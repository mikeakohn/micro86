==> flow/design.v <==
module peripherals
(
  input enable,
  input  [5:0] address,
  input  [7:0] data_in,
  output reg [7:0] data_out,
  input write_enable,
  input clk,
  input raw_clk,
  output speaker_p,
  output speaker_m,
  output ioport_0,
  output ioport_1,
  output ioport_2,
  output ioport_3,
  output ioport_4,
  input button_0,
  input reset,
  output spi_clk_0,
  output spi_mosi_0,
  input  spi_miso_0
);
reg [7:0] storage [3:0];
reg [15:0] speaker_value_high;
reg [15:0] speaker_value_curr;
reg [7:0]  buttons;
reg speaker_toggle;
reg speaker_value_p;
reg speaker_value_m;
assign speaker_p = speaker_value_p;
assign speaker_m = speaker_value_m;
reg [7:0] ioport_a = 0;
assign ioport_0 = ioport_a[0];
reg [7:0] ioport_b = 0;  
assign ioport_1 = ioport_b[0];
assign ioport_2 = ioport_b[1];
assign ioport_3 = ioport_b[2];
assign ioport_4 = ioport_b[3];
wire [7:0] spi_rx_buffer_0;
reg  [15:0] spi_tx_buffer_0;
wire spi_busy_0;
reg spi_start_0 = 0;
reg spi_width_16_0 = 0;
always @(button_0) begin
  buttons = { 7'b0, ~button_0 };
end
always @(posedge raw_clk) begin
  if (speaker_value_high == 16'b0) begin
    speaker_value_curr <= 0;
    speaker_value_p <= 0;
    speaker_value_m <= 0;
  end else begin
    speaker_value_curr <= speaker_value_curr + 1'b1;
    if (speaker_value_curr == speaker_value_high) begin
      speaker_value_curr <= 0;
      speaker_toggle <= ~speaker_toggle;
      speaker_value_p <= speaker_toggle;
      speaker_value_m <= ~speaker_toggle;
    end
  end
end
always @(posedge raw_clk) begin
  if (reset) speaker_value_high <= 0;
  if (write_enable) begin
    case (address[5:0])
      5'h1: spi_tx_buffer_0[7:0]  <= data_in;
      5'h2: spi_tx_buffer_0[15:8] <= data_in;
      5'h3:
        begin
          if (data_in[1] == 1) spi_start_0 <= 1;
          spi_width_16_0 <= data_in[2];
        end
      8: ioport_a <= data_in;
      9:
        begin
          case (data_in)
            60: speaker_value_high <= 45866;  
            61: speaker_value_high <= 43293;  
            62: speaker_value_high <= 40863;  
            63: speaker_value_high <= 38569;  
            64: speaker_value_high <= 36404;  
            65: speaker_value_high <= 34361;  
            66: speaker_value_high <= 32433;  
            67: speaker_value_high <= 30612;  
            68: speaker_value_high <= 28894;  
            69: speaker_value_high <= 27272;  
            70: speaker_value_high <= 25742;  
            71: speaker_value_high <= 24297;  
            72: speaker_value_high <= 22933;  
            73: speaker_value_high <= 21646;  
            74: speaker_value_high <= 20431;  
            75: speaker_value_high <= 19284;  
            76: speaker_value_high <= 18202;  
            77: speaker_value_high <= 17180;  
            78: speaker_value_high <= 16216;  
            79: speaker_value_high <= 15306;  
            80: speaker_value_high <= 14447;  
            81: speaker_value_high <= 13636;  
            82: speaker_value_high <= 12870;  
            83: speaker_value_high <= 12148;  
            84: speaker_value_high <= 11466;  
            85: speaker_value_high <= 10823;  
            86: speaker_value_high <= 10215;  
            87: speaker_value_high <= 9642;   
            88: speaker_value_high <= 9101;   
            89: speaker_value_high <= 8590;   
            90: speaker_value_high <= 8108;   
            91: speaker_value_high <= 7653;   
            92: speaker_value_high <= 7223;   
            93: speaker_value_high <= 6818;   
            94: speaker_value_high <= 6435;   
            95: speaker_value_high <= 6074;   
            96: speaker_value_high <= 5733;   
            default: speaker_value_high <= 0;
          endcase
        end
      5'ha: ioport_b <= data_in;
    endcase
  end else begin
    if (spi_start_0 && spi_busy_0) spi_start_0 <= 0;
    if (enable) begin
      case (address[5:0])
        5'h0: data_out <= buttons;
        5'h1: data_out <= spi_tx_buffer_0[7:0];
        5'h2: data_out <= spi_tx_buffer_0[15:8];
        5'h4: data_out <= spi_rx_buffer_0;
        5'h8: data_out <= ioport_a;
        5'ha: data_out <= ioport_b;
      endcase
    end
  end
end
spi spi_0
(
  .raw_clk  (raw_clk),
  .start    (spi_start_0),
  .width_16 (spi_width_16_0),
  .data_tx  (spi_tx_buffer_0),
  .data_rx  (spi_rx_buffer_0),
  .busy     (spi_busy_0),
  .sclk     (spi_clk_0),
  .mosi     (spi_mosi_0),
  .miso     (spi_miso_0)
);
endmodule
module spi
(
  input  raw_clk,
  input  start,
  input  width_16,
  input  [15:0] data_tx,
  output [7:0] data_rx,
  output busy,
  output reg sclk,
  output reg mosi,
  input  miso
);
reg [1:0] state = 0;
reg [7:0] rx_buffer;
reg [15:0] tx_buffer;
reg [4:0] count;
parameter STATE_IDLE    = 0;
parameter STATE_CLOCK_0 = 1;
parameter STATE_CLOCK_1 = 2;
parameter STATE_LAST    = 3;
assign data_rx = rx_buffer;
assign busy = state != STATE_IDLE;
always @(posedge raw_clk) begin
  case (state)
    STATE_IDLE:
      begin
        if (start) begin
          if (width_16)
            tx_buffer <= data_tx;
          else
            tx_buffer[15:8] <= data_tx[7:0];
          state <= STATE_CLOCK_0;
          count <= 0;
        end else begin
          mosi <= 0;
        end
      end
    STATE_CLOCK_0:
      begin
        sclk <= 0;
        if (count != 0) rx_buffer <= { rx_buffer[6:0], miso };
        tx_buffer <= tx_buffer << 1;
        mosi <= tx_buffer[15];
        count <= count + 1;
        state <= STATE_CLOCK_1;
      end
    STATE_CLOCK_1:
      begin
        sclk <= 1;
        if (width_16 == 0 && count[3]) begin
          state <= STATE_LAST;
        end else if (width_16 == 1 && count[4]) begin
          state <= STATE_LAST;
        end else begin
          state <= STATE_CLOCK_0;
        end
      end
    STATE_LAST:
      begin
        sclk <= 0;
        rx_buffer <= { rx_buffer[6:0], miso };
        state <= STATE_IDLE;
      end
  endcase
end
endmodule
[Tool chain data of peripherals]
Tool output for the design above, in the order of the flow.
Line numbers count from 1 in the design file above.
Operators carry their Yosys type and port widths (W data, S select, Z words).
Cell names lack the library's common part.
Not given: -
Set-up
  top: peripherals
  clock: raw_clk
  standard-cell library: sky130hd
  timing corner: tt_025C_1v80

[After elaboration]
Source: Yosys, flattened and elaborated, memories not mapped. Widths are those after wreduce. Registers that Yosys merges into a memory's read port (data or address) are not register bits. Print and check cells do not count.
Memory sizes are those after Yosys's memory passes, which may raise the word count (mostly to a power of two), join words into wider ones and drop unused or constant bits.
Storage and ports
  register bits after elaboration: 110
  ROM bits: 2048
  memory cells: 1
  input port bits: 21
Memory list
  (no name shown): depth 128, bits a word 16, rd ports 1, write ports 0, RTL line 76  | case (data_in)
Cells by class
  add/subtract/negate cells: 2
  equal/unequal tests: 17
  muxes and demuxes: 26
  bitwise operators: 5
  reduce/logical cells: 29
Operators by type and width (number)
  $mux W16: 4
  $pmux W8 S6: 1
  $pmux W8 S2: 3
  $mux W8: 5
  $reduce_and A2 Y1: 10
  $eq A6 B4 Y1 const B: 3
  $add A16 B1 Y16 const B: 1
  $eq A16 B16 Y1: 1
  $logic_not A16 Y1: 1
  $eq A6 B2 Y1 const B: 2
  $reduce_bool A2 Y1: 5
  $pmux W5 S2: 1
  $reduce_and A3 Y1: 3
  $ne A2 B2 Y1 const B: 4
  $pmux W2 S4: 1
  $eq A6 B1 Y1 const B: 1
  $eq A6 B3 Y1 const B: 1
  $logic_not A6 Y1: 1
  $reduce_bool A6 Y1: 1
  $mux W2: 3
  $not A1 Y1: 5
  $add A5 B1 Y5 const B: 1
  $reduce_bool A5 Y1: 1
  $mux W5: 1
  $mux W1: 5
  $ne A2 B1 Y1 const B: 2
  $eq A2 B2 Y1 const B: 2
  $reduce_or A2 Y1: 2
Other operator kinds: 5; their cells: 8.

[Depth]
Yosys ltp: most cells in a row. Word level: on the elaborated netlist, between registers, memories and ports. Mapped: between sequential cells and ports; inverters and the memories' decode and read muxes count.
Depth
  depth after elaboration: 4
  ABC_AREA: 0
  depth in mapped cells: 8

[Mapped cells and area]
The flow's flattened synthesis, as Yosys stat reports it; memories are mapped. The netlist is that of the ABC_AREA named above (0 if unset); the other value can give another one.
Totals and module areas in this step are rounded.
Cells by type
  edfxtp_1: number 76, total area 2.28E+03 µm²
  dfxtp_1: number 34, total area 680.653 µm²
  xnor2_1: number 26, total area 227.718 µm²
  nand2_1: number 51, total area 191.434 µm²
  ha_1: number 15, total area 187.68 µm²
  mux2i_1: number 18, total area 180.173 µm²
  a22oi_1: number 18, total area 135.13 µm²
  nor3_1: number 26, total area 130.125 µm²
  nor2_1: number 32, total area 120.115 µm²
  clkbuf_1: number 27, total area 101.347 µm²
  a21oi_1: number 19, total area 95.091 µm²
  nand3_1: number 17, total area 85.082 µm²
  nor4_1: number 13, total area 81.328 µm²
  nor2b_1: number 12, total area 75.072 µm²
  o21ai_0: number 14, total area 70.067 µm²
  inv_1: number 18, total area 67.565 µm²
  nand4_1: number 9, total area 56.304 µm²
  mux4_2: number 2, total area 45.043 µm²
Not listed: further types 46, cells in them 106.
Mapped netlist
  cells in the netlist: 533
  cell area after synthesis: 5700 µm²
  area of sequential cells: 3000 µm²
  mapped flip-flops: 110
  buffer cells: 32
The figures by module come from a second, unflattened synthesis with its own total; it is not the netlist above.
Second synthesis, totals
  cell total of the unflattened synthesis: 505
  area (unflattened synthesis): 5800 µm²
Rows give one instance, submodules left out.
Modules
  peripherals: times used 1, cells 409, area 4300 µm², sequential area 2000 µm²
  spi: times used 1, cells 96, area 1500 µm², sequential area 990 µm²

[Worst setup path after synthesis]
OpenSTA on the mapped netlist: ideal clock, no wires. The path of least setup slack (recovery checks aside). Input and output delay are each 20% of the period. Register names are those of the netlist, which keeps one name where synthesis merged equal registers.
Timing post-synthesis
  path kind: input -> register
  from: in address[2]
  to: reg spi_tx_buffer_0[0]
  clock period: 2240 ps
  external input delay: 448 ps
  time at the first pin: 448 ps
  arrival time: 1983 ps
  slack: -75 ps
  path delay: 1867 ps
  driving pins on the path: 4
  buffers on the path: 1
  synthesis period reached: 2315 ps
"path delay" is the arrival time less input delay plus setup time.
"driving pins on the path": output pins that drive a net of the path, with the launching flip-flop's if there is one; two outputs of one cell count as two.
"synthesis period reached" is the clock period less the worst setup slack; recovery checks do not enter. This is arithmetic on one report: input and output delays are still those of the set period (20% each).
The rows between start and end are the longest chain of elaborated cells between them; the timing report does not say that the signal goes this way. Where chains are equally long, one stands for them.
A line is the first line of the expression or statement that the cell stems from. Yosys adds cells for indexed reads and writes and turns some case tables into memories.
Between the ends, post-synthesis
  cell sequence: or4_1 > clkbuf_1 > nor3b_1 > and2_1
  cells in the longest elaborated chain: 2
  elaborated cells between the ends (all ways): 2
RTL lines, path post-synthesis
  start: declaration: RTL line 4  | input  [5:0] address,
  $eq A6 B1 Y1: RTL line 65  | case (address[5:0])
  $reduce_and A2 Y1
  end: assignment: RTL line 66  | 5'h1: spi_tx_buffer_0[7:0]  <= data_in;
  end: declaration: RTL line 40  | reg  [15:0] spi_tx_buffer_0;

[Path in the finished layout]
From the final timing report of run 2: the path of least setup slack in the routed layout; clock arrival at registers is part of the times.
The path's times are printed in steps of 10 ps; the period is the one set.
Timing post-layout
  path kind: input -> register
  from: in address[2]
  to: reg spi_tx_buffer_0[3]
  clock period: 2890 ps
  external input delay: 580 ps
  time at the first pin: 580 ps
  arrival time: 2450 ps
  slack: 440 ps
  driving pins on the path: 5
  buffers on the path: 2
The rows between start and end are the longest chain of elaborated cells between them; the timing report does not say that the signal goes this way. Where chains are equally long, one stands for them.
Between the ends, post-layout
  cell sequence: clkdlybuf4s50_1 > buf_4 > or4_1 > nor3b_1 > and2_1
  cells in the longest elaborated chain: 2
  elaborated cells between the ends (all ways): 2
RTL lines, path post-layout
  start: declaration: RTL line 4  | input  [5:0] address,
  $eq A6 B1 Y1: RTL line 65  | case (address[5:0])
  $reduce_and A2 Y1
  end: assignment: RTL line 66  | 5'h1: spi_tx_buffer_0[7:0]  <= data_in;
  end: declaration: RTL line 40  | reg  [15:0] spi_tx_buffer_0;

# Flow runs of peripherals

Stored flow runs of peripherals (2 of them; Yosys, OpenROAD, sky130hd). They differ in their settings and are not a sequence. Constraints: input delay and output delay 20% of the set period each, output load 0.01 pF.
"achieved clock period" is the run's clock period less its worst setup slack. It is reckoned from that one timing run; input and output delays stay at 20% of the period that was set.
By "worst setup path time" is meant the share of the clock period that the worst setup path is allowed (20% is reserved at inputs, 20% at outputs), minus its slack. Clock arrival times at its registers enter into it.
"power" rests on the timing tool's default activity at the inputs, not on a simulated workload.
"worst setup path time" is known to 10 ps.
Values from the reports are rounded here.

Run 1
==> flow/run.sh <==
#!/bin/bash
# the make line also repeats the synthesis and layout settings of config.mk as NAME=value (left out here)
make -C /OpenROAD-flow-scripts/flow DESIGN_CONFIG=/design/flow/config.mk WORK_HOME=/design/flow/orfs CLKGATE_MAP_FILE= finish
==> flow/config.mk <==
export PLATFORM = sky130hd
export DESIGN_NAME = peripherals
export DESIGN_NICKNAME = peripherals
export VERILOG_FILES = /design/flow/design.v
export SDC_FILE = /design/flow/constraint.sdc
export NUM_CORES = 4
export LEC_CHECK = 0
export CAP_MARGIN = 35
export CELL_PAD_IN_SITES_GLOBAL_PLACEMENT = 3
export CORE_MARGIN = 2
export CORE_UTILIZATION = 52
export PLACE_DENSITY_LB_ADDON = 0.26
export SLEW_MARGIN = 20
export TNS_END_PERCENT = 90
==> flow/constraint.sdc <==
create_clock -name core_clock -period 3.35 [get_ports {raw_clk}]
set_input_delay 0.6700 -clock core_clock [delete_from_list [all_inputs] [get_ports {raw_clk}]]
set_output_delay 0.6700 -clock core_clock [all_outputs]
set_load 0.01 [all_outputs]

==> results of run 1 <==
did not finish, placement stopped with FLW-0024

Run 2
==> flow/run.sh <==
#!/bin/bash
# the make line also repeats the synthesis and layout settings of config.mk as NAME=value (left out here)
make -C /OpenROAD-flow-scripts/flow DESIGN_CONFIG=/design/flow/config.mk WORK_HOME=/design/flow/orfs CLKGATE_MAP_FILE= finish
==> flow/config.mk <==
export PLATFORM = sky130hd
export DESIGN_NAME = peripherals
export DESIGN_NICKNAME = peripherals
export VERILOG_FILES = /design/flow/design.v
export SDC_FILE = /design/flow/constraint.sdc
export NUM_CORES = 4
export LEC_CHECK = 0
export CAP_MARGIN = 20
export CORE_MARGIN = 2
export CORE_UTILIZATION = 40
export SETUP_SLACK_MARGIN = -0.06
export SLEW_MARGIN = 20
==> flow/constraint.sdc <==
create_clock -name core_clock -period 2.89 [get_ports {raw_clk}]
set_input_delay 0.5780 -clock core_clock [delete_from_list [all_inputs] [get_ports {raw_clk}]]
set_output_delay 0.5780 -clock core_clock [all_outputs]
set_load 0.01 [all_outputs]

==> results of run 2 <==
chip area after synthesis (Yosys): 5700 µm²
die area: 15000 µm²
standard-cell area of the final layout: 6700 µm²
utilization: 49 %
worst setup slack after layout: 440 ps
total negative slack: 0 ps
worst hold slack: 460 ps
power: 4200 uW
achieved clock period: 2446 ps
worst setup path time: 1870 ps
worst setup path kind: input -> register
